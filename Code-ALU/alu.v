==> flow/design.v <==
module add_1(
  input wire a, 
  input wire b, 
  input wire c, 
  output wire s, 
  output wire c_out 
  );
  assign s = a^b^c;
	assign c_out = (a&b)|(a&c)|(b&c);
endmodule
module add_2(
  input wire[1:0] a,
  input wire[1:0] b,
  input wire c_in,
  output wire[1:0] s,
  output wire c_out
);
  add_1 a0(a[0], b[0], c_in, s[0], c_tmp);
  add_1 a1(a[1], b[1], c_tmp, s[1], c_out);
endmodule
module add_4(
  input wire[3:0] a,
  input wire[3:0] b,
  input wire c_in,
  output wire[3:0] s,
  output wire c_out
);
  add_2 a0(a[1:0], b[1:0], c_in, s[1:0], c_tmp);
  add_2 a1(a[3:2], b[3:2], c_tmp, s[3:2], c_out);
endmodule
module add_8(
  input wire[7:0] a,
  input wire[7:0] b,
  input wire c_in,
  output wire[7:0] s,
  output wire c_out
);
  add_4 a0(a[3:0], b[3:0], c_in, s[3:0], c_tmp);
  add_4 a1(a[7:4], b[7:4], c_tmp, s[7:4], c_out);
endmodule
module add_16(
  input wire[15:0] a,
  input wire[15:0] b,
  input wire c_in,
  output wire[15:0] s,
  output wire c_out
);
  add_8 a0(a[7:0], b[7:0], c_in, s[7:0], c_tmp);
  add_8 a1(a[15:8], b[15:8], c_tmp, s[15:8], c_out);
endmodule
module add(
  input wire clk,
  input wire[31:0] a,
  input wire[31:0] b,
  input wire c_in,
  output wire[31:0] s,
  output wire c_out
);
  add_16 a0(a[15:0], b[15:0], 1'b0, s[15:0], c_tmp);
  add_16 a1(a[31:16], b[31:16], c_tmp, s[31:16], c_out);
endmodule
module sub(
  input wire clk,
  input wire[31:0] a,
  input wire[31:0] w,
  input wire cin,
  output reg[31:0] d,
  output reg cout
);
  always @(*) begin
    d <= a - w;
    cout <= 0;
  end
endmodule
module isor(
  input wire clk,
  input wire[31:0] a,
  input wire[31:0] w,
  input wire cin,
  output reg[31:0] d,
  output reg cout
);
  always @(*) begin
    d <= a | w;
    cout <= 0;
  end
endmodule
module isand(
  input wire clk,
  input wire[31:0] a,
  input wire[31:0] w,
  input wire cin,
  output reg[31:0] d,
  output reg cout
);
  always @(*) begin
    d <= a & w;
    cout <= 0;
  end
endmodule
module adc_1(
  input wire a, 
  input wire b, 
  input wire c, 
  output wire s, 
  output wire c_out  
  );
  assign s = a^b^c;
	assign c_out = (a&b)|(a&c)|(b&c);
endmodule
module adc_2(
  input wire[1:0] a,
  input wire[1:0] b,
  input wire c_in,
  output wire[1:0] s,
  output wire c_out
);
  adc_1 a0(a[0], b[0], c_in, s[0], c_tmp);
  adc_1 a1(a[1], b[1], c_tmp, s[1], c_out);
endmodule
module adc_4(
  input wire[3:0] a,
  input wire[3:0] b,
  input wire c_in,
  output wire[3:0] s,
  output wire c_out
);
  adc_2 a0(a[1:0], b[1:0], c_in, s[1:0], c_tmp);
  adc_2 a1(a[3:2], b[3:2], c_tmp, s[3:2], c_out);
endmodule
module adc_8(
  input wire[7:0] a,
  input wire[7:0] b,
  input wire c_in,
  output wire[7:0] s,
  output wire c_out
);
  adc_4 a0(a[3:0], b[3:0], c_in, s[3:0], c_tmp);
  adc_4 a1(a[7:4], b[7:4], c_tmp, s[7:4], c_out);
endmodule
module adc_16(
  input wire[15:0] a,
  input wire[15:0] b,
  input wire c_in,
  output wire[15:0] s,
  output wire c_out
);
  adc_8 a0(a[7:0], b[7:0], c_in, s[7:0], c_tmp);
  adc_8 a1(a[15:8], b[15:8], c_tmp, s[15:8], c_out);
endmodule
module adc(
  input wire clk,
  input wire[31:0] a,
  input wire[31:0] b,
  input wire c_in,
  output wire[31:0] s,
  output wire c_out
);
  adc_16 a0(a[15:0], b[15:0], c_in, s[15:0], c_tmp);
  adc_16 a1(a[31:16], b[31:16], c_tmp, s[31:16], c_out);
endmodule
module sbb(
  input wire clk,
  input wire[31:0] a,
  input wire[31:0] w,
  input wire cin,
  output reg[31:0] d,
  output reg cout
);
  always @(*) begin
    d <= a - w - cin;
    cout <= 0;
  end
endmodule
module isnot(
  input wire clk,
  input wire[31:0] a,
  input wire[31:0] w,
  input wire cin,
  output reg[31:0] d,
  output reg cout
);
  always @(*) begin
    d <= ~a;
    cout <= 0;
  end
endmodule
module print(
  input wire clk,
  input wire[31:0] a,
  input wire[31:0] w,
  input wire cin,
  output reg[31:0] d,
  output reg cout
);
  always @(*) begin
    d <= a;
    cout <= 0;
  end
endmodule
module out(
  input wire clk,
  input wire output_cout0,
  input wire output_cout1,
  input wire output_cout2,
  input wire output_cout3,
  input wire output_cout4,
  input wire output_cout5,
  input wire output_cout6,
  input wire output_cout7,
  input wire[31:0] output_d0,
  input wire[31:0] output_d1,
  input wire[31:0] output_d2,
  input wire[31:0] output_d3,
  input wire[31:0] output_d4,
  input wire[31:0] output_d5,
  input wire[31:0] output_d6,
  input wire[31:0] output_d7,
  input wire[2:0] s,
  output reg[31:0] d,
  output reg cout
);
  always @(posedge clk) begin
    case (s)
      3'b000: begin
        d <= output_d0;
        cout <= output_cout0;
      end
      3'b001: begin
        d <= output_d1;
        cout <= output_cout1;
      end
      3'b010: begin
        d <= output_d2;
        cout <= output_cout2;
      end
      3'b011: begin
        d <= output_d3;
        cout <= output_cout3;
      end
      3'b100: begin
        d <= output_d4;
        cout <= output_cout4;
      end
      3'b101: begin
        d <= output_d5;
        cout <= output_cout5;
      end
      3'b110: begin
        d <= output_d6;
        cout <= output_cout6;
      end
      3'b111: begin
        d <= output_d7;
        cout <= output_cout7;
      end
      default: begin
      end
    endcase
  end
endmodule
module alu(
  input wire clk,
  input wire[31:0] a,
  input wire[31:0] w,
  input wire cin,
  input wire[2:0] s,
  output wire[31:0] d,
  output wire cout
);
  wire[31:0] output_d0, output_d1, output_d2, output_d3, output_d4, output_d5, output_d6, output_d7; 
  wire output_cout0, output_cout1, output_cout2, output_cout3, output_cout4, output_cout5, output_cout6, output_cout7;
  add add0(clk, a, w, cin, output_d0, output_cout0);
  sub sub0(clk, a, w, cin, output_d1, output_cout1);
  isor or1(clk, a, w, cin, output_d2, output_cout2);
  isand and1(clk, a, w, cin, output_d3, output_cout3);
  adc adc1(clk, a, w, cin, output_d4, output_cout4);
  sbb sbb1(clk, a, w, cin, output_d5, output_cout5);
  isnot not1(clk, a, w, cin, output_d6, output_cout6);
  print print1(clk, a, w, cin, output_d7, output_cout7);
  out out1(clk, 
          output_cout0, output_cout1, output_cout2, output_cout3, 
          output_cout4, output_cout5, output_cout6, output_cout7,
          output_d0, output_d1, output_d2, output_d3, 
          output_d4, output_d5, output_d6, output_d7, 
          s, d, cout);
endmodule  
==> Step by step through the tools: alu <==
The steps from the RTL of alu to its reports follow in flow order.
Line numbers count from 1 in the design file above.
Operators: Yosys type, input widths -> output width; for muxes data width and select width s.
{ "design": {"top": "alu", "clock_port": "clk", "lib": "sky130hd", "lib_corner": "tt_025C_1v80"} }

==> Word-level counts <==
Yosys after proc, flatten, opt, wreduce and memory -nomap, before mapping. Enables and synchronous resets that opt folds into registers are not counted as muxes. Memory bits, and registers merged into a memory's read port (data or address), are not among the register bits. Print and check cells are not counted. Equal cells are merged and count once.
{ "op_classes": {"equal": 7, "n_mux": 2, "addsub": 2, "logic": 382, "reduce_logical": 2} }
{ "op_table": {"columns": ["cell", "n"], "rows": [
  ["$pmux 32 s8", 1],
  ["$and 1x1->1", 158],
  ["$or 1x1->1", 126],
  ["$xor 1x1->1", 95],
  ["$sub 32x1->32", 1],
  ["$sub 32x32->32", 1],
  ["$and 32x32->32", 1],
  ["$or 32x32->32", 1],
  ["$not 32->32", 1],
  ["$eq 3x3->1 const B", 4],
  ["$eq 3x2->1 const B", 2],
  ["$reduce_or 6->1", 1],
  ["$eq 3x1->1 const B", 1],
  ["$logic_not 3->1", 1],
  ["$pmux 1 s3", 1]
]} }
{ "word_totals": {"ff_bits": 33, "output_inout_bits": 33, "in_bits": 69} }

==> Depth <==
Yosys ltp: most cells in a row. Word level: on the elaborated netlist, between registers, memories and ports. Mapped: between sequential cells and ports; inverters and the memories' decode and read muxes count.
{ "logic_depth": {"word_depth": 97, "abc_area": 0, "ltp_mapped": 15, "mapped_depth_nobuf": 14} }

==> Synthesis result <==
Yosys stat after the flow's synthesis: flattened, memories mapped to cells. It holds for the ABC_AREA given above (unset counts as 0); a run with the other value may have another netlist.
{ "synth_totals": {"ffs": 33, "area_um2": 7425.9, "buf_cells": 39, "stdcells": 1028, "sequential_area_um2": 660.6} }
{ "by_type": {"columns": ["cell_type", "n"], "rows": [
  ["sky130_fd_sc_hd__ha_1", 97],
  ["sky130_fd_sc_hd__dfxtp_1", 33],
  ["sky130_fd_sc_hd__xnor2_1", 51],
  ["sky130_fd_sc_hd__a21oi_1", 86],
  ["sky130_fd_sc_hd__mux2i_1", 42],
  ["sky130_fd_sc_hd__nor2_1", 99],
  ["sky130_fd_sc_hd__inv_1", 98],
  ["sky130_fd_sc_hd__nand2_1", 77],
  ["sky130_fd_sc_hd__o21ai_0", 52],
  ["sky130_fd_sc_hd__nor3_1", 47],
  ["sky130_fd_sc_hd__mux4_2", 10],
  ["sky130_fd_sc_hd__xor2_1", 16],
  ["sky130_fd_sc_hd__clkbuf_1", 30],
  ["sky130_fd_sc_hd__mux2_2", 10],
  ["sky130_fd_sc_hd__o22ai_1", 18],
  ["sky130_fd_sc_hd__nand2b_1", 15],
  ["sky130_fd_sc_hd__o211ai_1", 12],
  ["sky130_fd_sc_hd__o21a_1", 12]
]} }
Not listed: further types 73, cells in them 223.
The figures by module come from a second, unflattened synthesis with its own total; it is not the netlist above.
{ "unflattened": {"hier_cells": 1237, "hier_area_um2": 9535.4} }
Each row is one instance without its submodules.
{ "by_module": {"columns": ["mod", "cells", "n_inst", "mod_area_um2", "seq_area_um2"], "rows": [
  ["out", 396, 1, 3093.0, 660.6],
  ["sbb", 373, 1, 2524.9, 0.0],
  ["sub", 267, 1, 1826.8, 0.0],
  ["adc_1", 1, 32, 20.0, 0.0],
  ["add_1", 1, 32, 20.0, 0.0],
  ["print", 34, 1, 251.5, 0.0],
  ["isand", 34, 1, 211.5, 0.0],
  ["isor", 34, 1, 211.5, 0.0],
  ["isnot", 34, 1, 131.4, 0.0],
  ["add", 1, 1, 3.8, 0.0],
  ["adc", 0, 1, 0.0, 0.0],
  ["adc_16", 0, 2, 0.0, 0.0],
  ["adc_2", 0, 16, 0.0, 0.0],
  ["adc_4", 0, 8, 0.0, 0.0]
]} }
Further modules, not shown: 6.

==> Path before layout <==
Path of least setup slack by OpenSTA after synthesis, without wires, with an ideal clock, recovery checks aside; 20% of the period is set as input and as output delay. Where synthesis merged equal registers, the netlist keeps one of their names.
{ "synth_timing": {"path_kind": "input-to-reg", "startpoint": "input a[8]", "endpoint": "register out1.d[28]", "delay_ns": 3.435, "clock_period_ns": 5.08, "t_first_pin_ns": 1.016, "setup_slack_ns": 0.629, "n_path_buf": 2, "t_arrival_ns": 4.320, "driving_pins": 15, "synth_period_reached_ns": 4.451} }
"delay_ns" = arrival - input delay + setup time.
"driving_pins" counts driving pins, that of a launching flip-flop among them; a cell with two outputs on the path counts twice.
"synth_period_reached_ns" is the clock period less the worst setup slack; recovery checks do not enter. This is arithmetic on one report: input and output delays are still those of the set period (20% each).
The rows between start and end are the longest chain of elaborated cells between them; the timing report does not say that the signal goes this way. Where chains are equally long, one stands for them.
A line is the first line of the expression or statement that the cell stems from. Yosys adds cells for indexed reads and writes and turns some case tables into memories.
A register here has more assigning lines than the two given.
{ "synth_via": {"cell_sequence": "sky130_fd_sc_hd__inv_1 > sky130_fd_sc_hd__ha_1 > sky130_fd_sc_hd__buf_6 > sky130_fd_sc_hd__or2_4 > sky130_fd_sc_hd__a2111oi_4 > sky130_fd_sc_hd__o41ai_1 > sky130_fd_sc_hd__and3b_1 > sky130_fd_sc_hd__clkbuf_2 > sky130_fd_sc_hd__or3_1 > sky130_fd_sc_hd__a311oi_2 > sky130_fd_sc_hd__and4bb_4 > sky130_fd_sc_hd__nand3_2 > sky130_fd_sc_hd__or4_1 > sky130_fd_sc_hd__a221oi_2 > sky130_fd_sc_hd__a2111oi_1", "elab_chain_cells": 62, "cells_between": 164} }
{ "synth_lines": {"columns": ["element", "line", "rtl"], "rows": [
  ["start, declared", 264, "input wire[31:0] a,"],
  ["$and 1x1->1", 109, "assign c_out = (a&b)|(a&c)|(b&c);"],
  ["$or 1x1->1 x2", 109, null],
  ["$and 1x1->1", 109, null],
  ["$or 1x1->1 x2", 109, null],
  ["$and 1x1->1", 109, null],
  ["$or 1x1->1 x2", 109, null],
  ["$and 1x1->1", 109, null],
  ["(+42 left out)", null, null],
  ["$or 1x1->1 x2", 109, null],
  ["$and 1x1->1", 109, null],
  ["$or 1x1->1 x2", 109, null],
  ["$and 1x1->1", 109, null],
  ["$or 1x1->1 x2", 109, null],
  ["$xor 1x1->1", 108, "assign s = a^b^c;"],
  ["$pmux 32 s8", 224, "case (s)"],
  ["end, assigned", 226, "d <= output_d0;"],
  ["end, assigned", 230, "d <= output_d1;"],
  ["end, declared", 220, "output reg[31:0] d,"]
]} }

==> Worst path after layout <==
Path of least setup slack in the final report of flow run 1 (OpenROAD, finished layout, wires in). Where an end is a register, its clock arrival counts in the times.
{ "layout_timing": {"path_kind": "input-to-reg", "startpoint": "input a[1]", "endpoint": "register out1.d[28]", "t_first_pin_ns": 1.77, "clock_period_ns": 8.83, "n_path_buf": 1, "t_arrival_ns": 6.23, "setup_slack_ns": 2.76, "driving_pins": 13} }
The rows between start and end are the longest chain of elaborated cells between them; the timing report does not say that the signal goes this way. Where chains are equally long, one stands for them.
A register here has more assigning lines than the two given.
{ "layout_via": {"cell_sequence": "sky130_fd_sc_hd__clkdlybuf4s50_1 > sky130_fd_sc_hd__inv_1 > sky130_fd_sc_hd__ha_1 > sky130_fd_sc_hd__or2_1 > sky130_fd_sc_hd__a221oi_1 > sky130_fd_sc_hd__o21ai_0 > sky130_fd_sc_hd__a2111oi_2 > sky130_fd_sc_hd__and4b_1 > sky130_fd_sc_hd__nand4bb_1 > sky130_fd_sc_hd__or4_1 > sky130_fd_sc_hd__or4_1 > sky130_fd_sc_hd__a221oi_2 > sky130_fd_sc_hd__a2111oi_1", "elab_chain_cells": 83, "cells_between": 220} }
{ "layout_lines": {"columns": ["element", "line", "rtl"], "rows": [
  ["start, declared", 264, "input wire[31:0] a,"],
  ["$and 1x1->1", 109, "assign c_out = (a&b)|(a&c)|(b&c);"],
  ["$or 1x1->1 x2", 109, null],
  ["$and 1x1->1", 109, null],
  ["$or 1x1->1 x2", 109, null],
  ["$and 1x1->1", 109, null],
  ["$or 1x1->1 x2", 109, null],
  ["$and 1x1->1", 109, null],
  ["(+63 left out)", null, null],
  ["$or 1x1->1 x2", 109, null],
  ["$and 1x1->1", 109, null],
  ["$or 1x1->1 x2", 109, null],
  ["$and 1x1->1", 109, null],
  ["$or 1x1->1 x2", 109, null],
  ["$xor 1x1->1", 108, "assign s = a^b^c;"],
  ["$pmux 32 s8", 224, "case (s)"],
  ["end, assigned", 226, "d <= output_d0;"],
  ["end, assigned", 230, "d <= output_d1;"],
  ["end, declared", 220, "output reg[31:0] d,"]
]} }

Subject: alu on sky130hd, stored results

Hello all,

alu through Yosys and OpenROAD on sky130hd: 2 stored runs, unordered, with their settings and measured results. The constraints put input and output delay at 20% of the set period each and load the outputs with 0.01 pF.
"period_reached_ns" = clock period - worst setup slack. The figure is calculated, with input and output delays left at 20% of the set period.
"critical_path_time_ns" = time allowed to the worst setup path (clock period - input delay - output delay, where it has them) - its slack; a late launch clock adds to it, a late capture clock takes from it.
"final_power_uw" is the tool's figure for a default switching activity; nothing was simulated.
[
  {
    "run": "flow run 1",
    "settings": { "period_ns": 8.83, "CORE_UTILIZATION": 63, "SETUP_SLACK_MARGIN": 1.59, "CORE_MARGIN": 10, "ABC_AREA": 0, "CAP_MARGIN": 20, "SLEW_MARGIN": 0, "MIN_ROUTING_LAYER": "met1", "MAX_ROUTING_LAYER": "met4" },
    "results": { "hold_worst_slack_ns": 2.039, "final_setup_tns_ns": 0.000, "critical_path_time_ns": 4.30, "worstPathKind": "input-to-reg", "final_cell_area_um2": 8638.3, "final_power_uw": 973.1, "design_die_area_um2": 16530.2, "period_reached_ns": 6.068, "synth_area_um2": 7425.9, "worstSetupSlack_ns": 2.762 }
  },
  {
    "run": "flow run 2",
    "settings": { "period_ns": 3.98, "CORE_UTILIZATION": 39, "PLACE_DENSITY_LB_ADDON": 0.07, "CELL_PAD_IN_SITES_GLOBAL_PLACEMENT": 3, "ABC_AREA": 0, "CAP_MARGIN": 20, "MIN_ROUTING_LAYER": "met2", "CORE_MARGIN": 2, "SLEW_MARGIN": 20 },
    "outcome": "no final report: placement broke off with FLW-0024"
  }
]

Thanks
